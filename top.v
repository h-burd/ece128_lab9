==> flow/design.v <==
`timescale 1ns / 1ps
module multiplier_seq(clk, rst, a, b, p);
    input clk;
    input rst;
    input [3:0] a;
    input [3:0] b;
    output reg [7:0] p;
    parameter S0_idle = 0, S1_multiply = 1, S2_update_result = 2, S3_done = 3;
    reg [1:0] CS, NS;
    reg [7:0] partial_product=8'b0; 
    reg [3:0] multiplicand=4'b0;  
    reg [3:0] operand_bb;     
    reg [2:0] shift_count;   
    always @(posedge clk or posedge rst) begin
        if (rst)
            CS <= S0_idle; 
        else
            CS <= NS;     
    end
    always @(posedge clk) begin
        partial_product <= partial_product;
        shift_count <= shift_count;
        multiplicand <= multiplicand;
        operand_bb <= operand_bb;
        case (CS)
            S0_idle: begin
                partial_product <= 0;
                shift_count <= 0;
                multiplicand <= a; 
                operand_bb <= b;   
                NS = S1_multiply;
            end
            S1_multiply: begin
                if (shift_count < 4) begin
                    if (operand_bb[0] == 1) begin
                        partial_product <= partial_product + multiplicand;
                    end
                    multiplicand <= multiplicand << 1;
                    operand_bb <= operand_bb >> 1;     
                    shift_count <= shift_count + 1;
                    NS = S2_update_result;
                end else begin
                    NS = S3_done; 
                end
            end
            S2_update_result: begin
                NS = S1_multiply; 
            end
            S3_done: begin
                p <= partial_product; 
                NS = S0_idle;        
            end
        endcase
    end
endmodule
`timescale 1ns / 1ps
module top(clk, a, b , p, rst);
    input clk;
    input rst;
    input [3:0] a;
    input [3:0] b;
    output [7:0] p;
    multiplier_seq uut(.clk(clk),.rst(rst),.a(a),.b(b),.p(p));
endmodule
Tool chain data of top
What the tools print for top, step after step.
Line numbers count from 1 in the design file above.
Not given: -
Set-up
  top: top
  clock port: clk
  library: sky130hd
  library corner: tt_025C_1v80

Word-level counts
Source: Yosys, flattened and elaborated, memories not mapped. Widths are those after wreduce. Registers that Yosys merges into a memory's read port (data or address) are not register bits. Print and check cells do not count. Equal cells are merged and count once.
Bit counts
  output and inout bits: 8
  input bits: 10
  bits in registers: 31
  elaborated cells: 31
Operators by class
  magnitude comparators: 1
  multiplexer cells: 11
  add/sub/neg operators: 2
  reduce/logical cells: 5
  equal/unequal tests: 5
Operator list (number)
  8-bit parallel mux with 2-bit select: 1
  4-bit parallel mux with 2-bit select: 2
  8-bit two-way mux: 2
  8-bit by 4-bit adder with 8-bit output: 1
  4-bit two-way mux: 2
  3-bit parallel mux with 2-bit select: 1
  2-bit parallel mux with 3-bit select: 1
  2-bit by 1-bit != test with 1-bit output with constant B: 2
  2-bit equality test with constant B: 2
  3-bit by 1-bit adder with 3-bit output with constant B: 1
  3-bit < comparator with constant B: 1
  3-bit AND reduction: 1
  3-bit two-way mux: 1
  2-bit by 1-bit equality test with 1-bit output with constant B: 1
  2-bit logical NOT: 1
  2-bit AND reduction: 1
  2-bit nonzero test: 1
  2-bit OR reduction: 1
  1-bit two-way mux: 1

Longest topological paths
Longest topological path by Yosys (ltp), each cell counted once; first at word level (registers and memories cut), then after technology mapping (sequential cells cut; the memories' decode and read muxes count).
Depth
  depth in word-level cells: 4
  ABC_AREA: 0
  depth in mapped cells: 5
  mapped depth without buffers: 5

Mapped cells and area
The flow's flattened synthesis, as Yosys stat reports it; memories are mapped. The netlist is that of the ABC_AREA named above (0 if unset); the other value can give another one.
The area totals of this step are shown rounded.
Synthesis totals
  buffer cells: 2
  chip area (Yosys): 0.001356 mm^2
  area of sequential cells: 0.0009009 mm^2
  flip-flops: 31
  cells in the netlist: 107
Cell types
  sky130_fd_sc_hd__edfxtp_1: number 27, total area 810.778 um^2
  sky130_fd_sc_hd__nand2_1: number 21, total area 78.826 um^2
  sky130_fd_sc_hd__ha_1: number 5, total area 62.56 um^2
  sky130_fd_sc_hd__dfrtp_1: number 2, total area 50.048 um^2
  sky130_fd_sc_hd__dfxtp_1: number 2, total area 40.038 um^2
  sky130_fd_sc_hd__and2_1: number 5, total area 31.28 um^2
  sky130_fd_sc_hd__a21oi_1: number 5, total area 25.024 um^2
  sky130_fd_sc_hd__inv_1: number 6, total area 22.522 um^2
  sky130_fd_sc_hd__fa_1: number 1, total area 20.019 um^2
  sky130_fd_sc_hd__mux2i_1: number 2, total area 20.019 um^2
  sky130_fd_sc_hd__o21ai_0: number 4, total area 20.019 um^2
  sky130_fd_sc_hd__xnor2_1: number 2, total area 17.517 um^2
  sky130_fd_sc_hd__a211oi_1: number 2, total area 15.014 um^2
  sky130_fd_sc_hd__nand3_1: number 3, total area 15.014 um^2
  sky130_fd_sc_hd__nor2_1: number 4, total area 15.014 um^2
  sky130_fd_sc_hd__or4_1: number 2, total area 15.014 um^2
  sky130_fd_sc_hd__nand2b_1: number 2, total area 12.512 um^2
  sky130_fd_sc_hd__o211a_1: number 1, total area 10.01 um^2
Not listed: further types 11, cells in them 11.
By module: a second synthesis without flattening, with its own total; a netlist apart from the flattened one above.
Second synthesis, totals
  cell total of the unflattened synthesis: 101
  area (unflattened synthesis): 0.001321 mm^2
Rows give one instance, submodules left out.
Modules
  multiplier_seq: area 0.001321 mm^2, times used 1, cells 101, seq. area 0.0009009 mm^2
  top: area 0 mm^2, times used 1, cells 0, seq. area 0 mm^2

Worst setup path after synthesis
Source: OpenSTA report_checks on the synthesized netlist (no wires, ideal clock, input and output delay 20% of the period each), path of least setup slack; recovery checks are left aside. Register names are those of the netlist, which keeps one name where synthesis merged equal registers.
Path after synthesis
  kind: reg2reg
  from: reg uut.shift_count[2]
  to: reg (no name shown)
  setup time: 0.330 ns
  time at the first pin: 0.000 ns
  path buffers: 0
  arrival time: 1.422 ns
  required time: 1.400 ns
  slack: -0.022 ns
  stages on the path: 3
  period: 1.73 ns
  path delay: 1.752 ns
  synthesis period reached: 1.752 ns
"path delay" = arrival - input delay + setup time.
"stages on the path" counts driving pins, that of a launching flip-flop among them; a cell with two outputs on the path counts twice.
"synthesis period reached" is the clock period less the worst setup slack; recovery checks do not enter. This is arithmetic on one report: input and output delays are still those of the set period (20% each).
Between the ends stands the longest chain of elaborated cells between them, by number of cells; it is not shown to be the way that was timed. Of several equally long chains one is given.
A line is the first line of the expression or statement that the cell stems from. Yosys adds cells for indexed reads and writes and turns some case tables into memories.
A register here has more assigning lines than the two given.
Only ways into the end's enable, where the timed path ends, are counted here.
On the way, after synthesis
  cells stage by stage: sky130_fd_sc_hd__edfxtp_1 > sky130_fd_sc_hd__a21oi_1 > sky130_fd_sc_hd__o21a_1
  length of the longest elaborated chain: 3
  elaborated cells on any way between the ends: 3
  source lines of those cells: 1
  those cells by class: 1 x compare; 1 x eq/ne; 1 x reduce/logical
Ends and longest elaborated chain, after synthesis
  from (decl): line 13  | reg [2:0] shift_count;
  from (assign): line 22  | shift_count <= shift_count;
  from (assign): line 40  | shift_count <= shift_count + 1;
  3-bit < comparator: line 34  | if (shift_count < 4) begin
  2-bit by 1-bit != test with 1-bit output
  3-bit AND reduction
  to (assign): line 21
  to (assign): line 36
  to (decl): line 10

Timing after layout
From the final timing report of flow run 1: the path of least setup slack in the routed layout; clock arrival at registers is part of the times.
Path post-layout
  kind: reg2reg
  from: reg (no name shown)
  to: reg (no name shown)
  stages on the path: 6
  path buffers: 0
  required time: 1.62 ns
  setup time: 0.14 ns
  slack: -0.20 ns
  arrival time: 1.82 ns
  period: 1.44 ns
  time at the first pin: 0.32 ns
Between the ends stands the longest chain of elaborated cells between them, by number of cells; it is not shown to be the way that was timed. Of several equally long chains one is given.
On the way, post-layout
  cells stage by stage: sky130_fd_sc_hd__edfxtp_1 > sky130_fd_sc_hd__ha_2 > sky130_fd_sc_hd__fa_2 > sky130_fd_sc_hd__a21o_1 > sky130_fd_sc_hd__a21oi_2 > sky130_fd_sc_hd__mux2i_1
  length of the longest elaborated chain: 4
  elaborated cells on any way between the ends: 4
  source lines of those cells: 4
  those cells by class: 1 x add/sub; 3 x mux
Ends and longest elaborated chain, post-layout
  from (decl): line 10
  from (assign): line 21
  from (assign): line 36
  8-bit by 4-bit adder with 8-bit output: line 36
  8-bit two-way mux: line 35  | if (operand_bb[0] == 1) begin
  8-bit two-way mux: line 34  | if (shift_count < 4) begin
  8-bit parallel mux with 2-bit select: line 25  | case (CS)
  to (assign): line 21
  to (assign): line 36
  to (decl): line 10

Memo
Re: implementation data of top

Below are 2 stored runs of the flow (Yosys, OpenROAD; platform sky130hd) on top, each with its settings and what was measured, unordered. Constraints: input delay and output delay 20% of the set period each, output load 0.01 pF.
"period achieved": clock period set for the run, less the worst setup slack. It is reckoned from that one timing run; input and output delays stay at 20% of the period that was set.
By "worst path time" is meant the share of the clock period that the worst setup path is allowed (20% is reserved at inputs, 20% at outputs), minus its slack. Clock arrival times at its registers enter into it.
"power" is the tool's figure for a default switching activity; nothing was simulated.
Results are given in rounded form.

==> flow run 1: settings <==
{ "period_ns": 1.44, "CAP_MARGIN": 20, "CORE_MARGIN": 2, "CORE_UTILIZATION": 40, "SLEW_MARGIN": 20 }
==> flow run 1: results <==
cell area after synthesis: 0.001356 mm^2
total negative slack: -0.834 ns
total die area: 0.003873 mm^2
period achieved: 1.641 ns
standard-cell area after layout: 0.001858 mm^2
power: 1472 uW
post-layout utilization: 0.566
worst path time: 1.64 ns
worst setup path kind: reg2reg
setup slack of the worst path: -0.201 ns

==> flow run 2: settings <==
{ "period_ns": 1.24, "CORE_UTILIZATION": 36, "SETUP_SLACK_MARGIN": 0.17, "PLACE_DENSITY": 0.93, "CORE_ASPECT_RATIO": 1.16, "ABC_AREA": 1, "GPL_TIMING_DRIVEN": 0, "GPL_ROUTABILITY_DRIVEN": 1, "CTS_CLUSTER_SIZE": 29, "MIN_ROUTING_LAYER": "met2", "CAP_MARGIN": 20, "CORE_MARGIN": 2, "SLEW_MARGIN": 20 }
==> flow run 2: results <==
cell area after synthesis: 0.001346 mm^2
total negative slack: -2.200 ns
total die area: 0.004246 mm^2
period achieved: 1.612 ns
standard-cell area after layout: 0.002041 mm^2
power: 1985 uW
post-layout utilization: 0.581
worst path time: 1.61 ns
worst setup path kind: reg2reg
setup slack of the worst path: -0.372 ns
